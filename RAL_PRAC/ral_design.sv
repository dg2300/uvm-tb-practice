==> flow/design.v <==
module top 
(  
    input               pclk,
    input               presetn,
    input   [31 : 0]    paddr,
    input   [31 : 0]    pwdata,
    input               psel,
    input               pwrite,
    input               penable,
    output  [31 : 0]    prdata
);
  reg [3:0]  cntrl = 0;  
  reg [31:0] reg1  = 0;  
  reg [31:0] reg2  = 0;  
  reg [31:0] reg3  = 0;  
  reg [31:0] reg4  = 0;  
  reg     [31 : 0]    rdata_tmp = 0;
    always @ (posedge pclk) 
      begin
        if( !presetn ) 
        begin
           cntrl    <= 4'b0000;
           reg1     <= 32'h00000000;
           reg2     <= 32'h00000000;
           reg3     <= 32'h00000000;
           reg4     <= 32'h00000000;
          rdata_tmp <= 32'h00000000;
        end
        else if( psel && penable && pwrite )
        begin
            case( paddr )
                'h0     : cntrl <= pwdata;
                'h4     : reg1  <= pwdata;
                'h8     : reg2  <= pwdata;
                'hc     : reg3  <= pwdata;
                'h10    : reg4  <= pwdata;
            endcase
        end
        else if (psel && penable && !pwrite )
         begin
           case( paddr )
                'h0     : rdata_tmp <= {28'h0000000,cntrl};
                'h4     : rdata_tmp <= reg1;
                'h8     : rdata_tmp <= reg2;
                'hc     : rdata_tmp <= reg3;
                'h10    : rdata_tmp <= reg4;
                default : rdata_tmp <= 32'h00000000;
            endcase
         end
    end
assign prdata =  rdata_tmp;
endmodule
# Tool chain data of top
# What the tools print for top, step after step.
# Lines are those of the file above, counted from 1.
# Cell names lack the library's common part.
# The mark - stands for no value.
[setup] top_module="top" clk_port="pclk" cell_library="sky130hd" corner="tt_025C_1v80"

# After elaboration
# Counts by Yosys on the flattened word-level netlist (proc, flatten, opt, wreduce; memories kept). Register bits leave out memories and registers merged into their read ports (data or address); mux counts leave out enables and synchronous resets folded into registers. Print and check cells are left out. Cells with the same type and inputs are merged into one.
[bits] reg_bits=164 inputBits=69 out_inout_bits=32 word_cells=23
[classes] equal=4 n_mux=1 bitwise=1 n_reduce_logical=11
[ops] operator="32-bit case mux with 5-bit select" count=1
[ops] operator="32-bit by 4-bit == test with 1-bit output (second input constant)" count=2
[ops] operator="32-bit by 3-bit == test with 1-bit output (second input constant)" count=1
[ops] operator="32-bit by 5-bit == test with 1-bit output (second input constant)" count=1
[ops] operator="32-bit logical NOT" count=1
[ops] operator="2-bit AND reduction" count=6
[ops] operator="1-bit logical AND" count=3
[ops] operator="1-bit NOT" count=1
[ops] operator="1-bit logical NOT" count=1

# Depth
# Longest topological path by Yosys (ltp), each cell counted once; first at word level (registers and memories cut), then after technology mapping (sequential cells cut; the memories' decode and read muxes count).
[logic_depth] depth_word=4 abc_area=1 ltp_mapped=11 depth_no_buf=11

# Mapped cells and area
# The flow's flattened synthesis, as Yosys stat reports it; memories are mapped. The netlist is that of the ABC_AREA named above (0 if unset); the other value can give another one.
[types] cell_type="dfxtp_1" count=164 type_area_um2=3.28E+03
[types] cell_type="a211oi_2" count=56 type_area_um2=700.672
[types] cell_type="nand3_1" count=113 type_area_um2=565.542
[types] cell_type="a21oi_1" count=104 type_area_um2=520.499
[types] cell_type="nand2_1" count=129 type_area_um2=484.214
[types] cell_type="nor2_1" count=86 type_area_um2=322.81
[types] cell_type="o21ai_0" count=52 type_area_um2=260.25
[types] cell_type="o21ai_1" count=48 type_area_um2=240.23
[types] cell_type="buf_4" count=30 type_area_um2=225.216
[types] cell_type="inv_1" count=58 type_area_um2=217.709
[types] cell_type="buf_2" count=18 type_area_um2=90.086
[types] cell_type="clkbuf_1" count=23 type_area_um2=86.333
[types] cell_type="nor2_4" count=6 type_area_um2=67.565
[types] cell_type="a211oi_1" count=8 type_area_um2=60.058
[types] cell_type="nand2_2" count=5 type_area_um2=31.28
[types] cell_type="nor2_8" count=1 type_area_um2=20.019
[types] cell_type="and2_1" count=2 type_area_um2=12.512
[types] cell_type="nand4_2" count=1 type_area_um2=12.512
# Other cell types: 5; their cells: 5.
[mapped] stdcells=909 mapped_area_um2=7230.7 seq_area_um2=3283.1 ff_cells=164 buf_cells=72

# Timing after synthesis
# Source: OpenSTA report_checks on the synthesized netlist (no wires, ideal clock, input and output delay 20% of the period each), path of least setup slack; recovery checks are left aside. Register names are those of the netlist, which keeps one name where synthesis merged equal registers.
[synth_path] path_type="input to register" start="input port paddr[16]" end="register reg3[1]" clock_period_ns=5.75 in_delay_ns=1.150 t_arrival_ns=2.214 slack_ns=3.391 path_delay_ns=1.209 driving_pins=9 n_path_buf=1 period_less_setup_slack_ns=2.359
# "path_delay_ns" = arrival - input delay + setup time.
# "driving_pins" counts driving pins, that of a launching flip-flop among them; a cell with two outputs on the path counts twice.
# "period_less_setup_slack_ns" = period - worst setup slack (recovery checks aside). The figure is calculated, with input and output delays left at 20% of the set period.
# Between the ends stands the longest chain of elaborated cells between them, by number of cells; it is not shown to be the way that was timed. Of several equally long chains one is given.
# A line is the first line of the expression or statement that the cell stems from. Yosys adds cells for indexed reads and writes and turns some case tables into memories.
[synth_via] path_cell_list="inv_1 > nand2_1 > nor2_1 > nand2_2 > nor2_8 > nand2_2 > nor2_4 > buf_2 > a211oi_1" elab_chain_len=2 cone_cells=2 cone_classes="eq/ne: 1; reduce/logical: 1"
[synth_rtl] item="start, declared" line=5 text="input   [31 : 0]    paddr,"
[synth_rtl] item="32-bit by 4-bit == test with 1-bit output" line=31 text="case( paddr )"
[synth_rtl] item="2-bit AND reduction"
[synth_rtl] item="end, assigned" line=25 text="reg3     <= 32'h00000000;"
[synth_rtl] item="end, assigned" line=35 text="'hc     : reg3  <= pwdata;"
[synth_rtl] item="end, declared" line=15 text="reg [31:0] reg3  = 0;"

# Timing after layout
# Path of least setup slack in the final report of run A (OpenROAD, finished layout, wires in). Where an end is a register, its clock arrival counts in the times.
[layout_path] path_type="input to register" start="input port paddr[27]" end="register reg4[12]" clock_period_ns=2.01 in_delay_ns=0.40 t_arrival_ns=2.01 slack_ns=0.35 driving_pins=13 n_path_buf=7
# Between the ends stands the longest chain of elaborated cells between them, by number of cells; it is not shown to be the way that was timed. Of several equally long chains one is given.
[layout_via] path_cell_list="buf_6 > nor2_4 > nand4_4 > buf_12 > nor2_4 > buf_6 > nand2_4 > nor2_4 > buf_12 > buf_12 > buf_4 > buf_16 > a21oi_1" elab_chain_len=2 cone_cells=2 cone_classes="eq/ne: 1; reduce/logical: 1"
[layout_rtl] item="start, declared" line=5 text="input   [31 : 0]    paddr,"
[layout_rtl] item="32-bit by 5-bit == test with 1-bit output" line=31 text="case( paddr )"
[layout_rtl] item="2-bit AND reduction"
[layout_rtl] item="end, assigned" line=26 text="reg4     <= 32'h00000000;"
[layout_rtl] item="end, assigned" line=36 text="'h10    : reg4  <= pwdata;"
[layout_rtl] item="end, declared" line=16 text="reg [31:0] reg4  = 0;"

Measured results for top: 2 stored runs of the Yosys and OpenROAD flow on sky130hd. The settings differ; the order carries no meaning. The constraints put input and output delay at 20% of the set period each and load the outputs with 0.01 pF.
"achieved clock period" means the clock period less the worst setup slack. The figure is calculated, with input and output delays left at 20% of the set period.
[run A] settings: period_ns=2.01, CORE_UTILIZATION=24, SETUP_SLACK_MARGIN=0.58, PLACE_DENSITY_LB_ADDON=0.08, CORE_ASPECT_RATIO=0.63, CORE_MARGIN=10, CELL_PAD_IN_SITES_GLOBAL_PLACEMENT=0, ABC_AREA=1, GPL_TIMING_DRIVEN=0, CAP_MARGIN=40, SLEW_MARGIN=30
[run A] result: chip area after synthesis (Yosys) 7230.7 sq um, die area 37656.5 sq um, utilization 44.9 %, worst setup slack after layout 0.345 ns, total negative slack 0.000 ns, worst hold slack 0.273 ns, achieved clock period 1.665 ns
[run B] settings: period_ns=1.68, CORE_UTILIZATION=65, SETUP_SLACK_MARGIN=0.35, PLACE_DENSITY_LB_ADDON=0.17, HOLD_SLACK_MARGIN=0.07, CORE_ASPECT_RATIO=1.67, CORE_MARGIN=10, GPL_TIMING_DRIVEN=0, CAP_MARGIN=35, MIN_ROUTING_LAYER=met2, SLEW_MARGIN=20
[run B] result: did not finish, routing stopped with GRT-0232
